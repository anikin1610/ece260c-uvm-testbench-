==> flow/design.v <==
module dat_mem #(parameter W=8,                
                           byte_count=256)(	   
  input           clk,
                  write_en,	                
  input  [$clog2(byte_count)-1:0] raddr,    
                  waddr,	                
  input  [ W-1:0] data_in,				    
  output [ W-1:0] data_out				    
    );
logic [W-1:0] core[byte_count];	 
assign      data_out = core[raddr] ;	 
always_ff @ (posedge clk)
  if (write_en)
    core[waddr] <= data_in;
endmodule
Step by step through the tools: dat_mem
The steps from the RTL of dat_mem to its reports follow in flow order.
Lines are those of the file above, counted from 1.
Library cell names are shortened.
{ "setup": {"design": "dat_mem", "clock": "clk", "cell_library": "sky130hd", "pvt_corner": "tt_025C_1v80"} }

Word-level counts
Yosys after proc, flatten, opt, wreduce and memory -nomap, before mapping. Enables and synchronous resets that opt folds into registers are not counted as muxes. Memory bits, and registers merged into a memory's read port (data or address), are not among the register bits. Print and check cells are not counted. Equal cells are merged and count once.
Yosys's memory passes give these memory sizes; they may raise the number of words (mostly to a power of two), join words into wider ones and drop unused or constant bits.
{ "classes": {"n_mux": 3} }
{ "ops": {"columns": ["op", "n"], "rows": [
  ["8-bit 2-to-1 mux", 2],
  ["1-bit 2-to-1 mux", 1]
]} }
{ "bits": {"regBits": 0, "ram_bits": 2048, "mem_count": 1, "in_bits": 26, "out_inout_bits": 8, "word_cells": 4} }
{ "mem_list": {"columns": ["name", "size", "word_bits", "read_ports", "write_ports", "line_no", "source"], "rows": [
  ["core", 256, 8, 1, 1, 10, "logic [W-1:0] core[byte_count];"]
]} }

Depth
Depth = most cells in a row (Yosys ltp): at word level without a register or memory, in the mapped netlist without a sequential cell, where the memories' decode and read muxes count.
{ "depth": {"depth_word": 1, "ABC_AREA": 1, "mapped_depth": 15, "depth_no_buf": 11} }

After synthesis
The flow's flattened synthesis, as Yosys stat reports it; memories are mapped. The netlist is that of the ABC_AREA named above (0 if unset); the other value can give another one.
{ "mapped": {"cell_count": 6995, "mapped_area_um2": 83236.1, "seq_area_um2": 61499.0, "flip_flops": 2048, "n_buf": 483} }
{ "by_type": {"columns": ["type", "n", "type_area_um2"], "rows": [
  ["edfxtp_1", 2048, 6.15E+04],
  ["nand3_1", 2019, 1.01E+04],
  ["nand2_1", 2123, 7.97E+03],
  ["buf_2", 268, 1.34E+03],
  ["nor2_1", 283, 1.06E+03],
  ["clkbuf_1", 112, 420.403],
  ["buf_4", 46, 345.331],
  ["buf_6", 16, 180.173],
  ["buf_1", 40, 150.144],
  ["inv_1", 36, 135.13],
  ["buf_8", 1, 15.014],
  ["inv_2", 2, 7.507],
  ["inv_4", 1, 6.256]
]} }

Worst setup path after synthesis
OpenSTA on the mapped netlist: ideal clock, no wires. The path of least setup slack (recovery checks aside). Input and output delay are each 20% of the period. Register names are those of the netlist, which keeps one name where synthesis merged equal registers.
{ "synth_path": {"path_kind": "input -> output", "startpoint": "in raddr[0]", "endpoint": "out data_out[6]", "period_ns": 4.0, "in_delay_ns": 0.800, "output_delay_ns": 0.800, "t_first_pin_ns": 0.800, "t_arrival_ns": 2.051, "required_ns": 3.200, "slack_ns": 1.149, "path_delay_ns": 1.251, "stages": 15, "path_buffers": 4, "synth_period_reached_ns": 2.851} }
"path_delay_ns" is the arrival time less input delay plus setup time.
A path that ends at an output port has no setup time.
"stages" counts driving pins, that of a launching flip-flop among them; a cell with two outputs on the path counts twice.
"synth_period_reached_ns" is the clock period less the worst setup slack; recovery checks do not enter. This is arithmetic on one report: input and output delays are still those of the set period (20% each).
The rows between start and end are the longest chain of elaborated cells between them; the timing report does not say that the signal goes this way. Where chains are equally long, one stands for them.
A line is the first line of the expression or statement that the cell stems from. Yosys adds cells for indexed reads and writes and turns some case tables into memories.
A memory read counts as a cell of the chain, while the word-level depth stops at memories.
{ "synth_via": {"path_cell_list": "buf_4 > inv_4 > buf_6 > buf_6 > buf_4 > nand2_1 > nand3_1 > nand3_1 > nand3_1 > nand3_1 > nand3_1 > nand3_1 > nand2_1 > nand2_1 > nand2_1", "elab_chain_len": 1, "cells_between": 1, "cone_lines": 1, "cone_classes": "memory (1)"} }
{ "synth_rtl": {"columns": ["item", "line_no", "source"], "rows": [
  ["start, declared", 5, "input  [$clog2(byte_count)-1:0] raddr,"],
  ["memory read 256 x 8 bit", 10, "logic [W-1:0] core[byte_count];"],
  ["end, declared", 8, "output [ W-1:0] data_out"]
]} }

Timing after layout
From the final timing report of stored run 1: the path of least setup slack in the routed layout; clock arrival at registers is part of the times.
{ "layout_path": {"path_kind": "input -> output", "startpoint": "in raddr[0]", "endpoint": "out data_out[2]", "period_ns": 2.48, "in_delay_ns": 0.50, "output_delay_ns": 0.50, "t_first_pin_ns": 0.50, "t_arrival_ns": 2.61, "required_ns": 1.98, "slack_ns": -0.62, "stages": 16, "path_buffers": 5} }
The rows between start and end are the longest chain of elaborated cells between them; the timing report does not say that the signal goes this way. Where chains are equally long, one stands for them.
A memory read counts as a cell of the chain, while the word-level depth stops at memories.
{ "layout_via": {"path_cell_list": "bufbuf_16 > buf_12 > clkinv_16 > buf_16 > clkbuf_16 > nand2_1 > nand3_1 > nand3_1 > nand3_2 > nand3_2 > nand3_2 > nand3_4 > nand2_2 > nand2_2 > nand2_4 > buf_6", "elab_chain_len": 1, "cells_between": 1, "cone_lines": 1, "cone_classes": "memory (1)"} }
{ "layout_rtl": {"columns": ["item", "line_no", "source"], "rows": [
  ["start, declared", 5, "input  [$clog2(byte_count)-1:0] raddr,"],
  ["memory read 256 x 8 bit", 10, "logic [W-1:0] core[byte_count];"],
  ["end, declared", 8, "output [ W-1:0] data_out"]
]} }

==> results <==
Measured data: module dat_mem, platform sky130hd, 2 stored runs of the flow under differing settings, order arbitrary. Input and output delays are each 20% of the period that was set; the output load is 0.01 pF.
"achieved_period_ns" is the run's clock period less its worst setup slack. It is reckoned from that one timing run; input and output delays stay at 20% of the period that was set.
[
  {
    "run": "stored run 1",
    "settings": { "period_ns": 2.48, "CORE_UTILIZATION": 48, "SETUP_SLACK_MARGIN": 0.64, "PLACE_DENSITY_LB_ADDON": 0.18, "CORE_ASPECT_RATIO": 1.0, "CORE_MARGIN": 3, "CELL_PAD_IN_SITES_DETAIL_PLACEMENT": 1, "TNS_END_PERCENT": 45, "ABC_AREA": 1, "GPL_TIMING_DRIVEN": 1, "GPL_ROUTABILITY_DRIVEN": 0, "MIN_ROUTING_LAYER": "met1", "CAP_MARGIN": 20, "SLEW_MARGIN": 20 },
    "results": { "ys_area_um2": 83236.1, "final_die_area_um2": 178443.0, "post_route_stdcell_area_um2": 103234.0, "worst_setup_slack_ns": -0.621, "total_negative_slack_ns": -4.561, "hold_ws_ns": 0.059, "achieved_period_ns": 3.101 }
  },
  {
    "run": "stored run 2",
    "settings": { "period_ns": 2.33, "CORE_UTILIZATION": 53, "SETUP_SLACK_MARGIN": -0.03, "PLACE_DENSITY_LB_ADDON": 0.19, "CELL_PAD_IN_SITES_DETAIL_PLACEMENT": 0, "TNS_END_PERCENT": 35, "ABC_AREA": 1, "GPL_TIMING_DRIVEN": 1, "GPL_ROUTABILITY_DRIVEN": 1, "CTS_CLUSTER_SIZE": 55, "CAP_MARGIN": 15, "CORE_MARGIN": 2, "SLEW_MARGIN": 20 },
    "results": { "ys_area_um2": 83236.1, "final_die_area_um2": 160236.0, "post_route_stdcell_area_um2": 101885.0, "worst_setup_slack_ns": -0.644, "total_negative_slack_ns": -4.937, "hold_ws_ns": 0.044, "achieved_period_ns": 2.974 }
  }
]
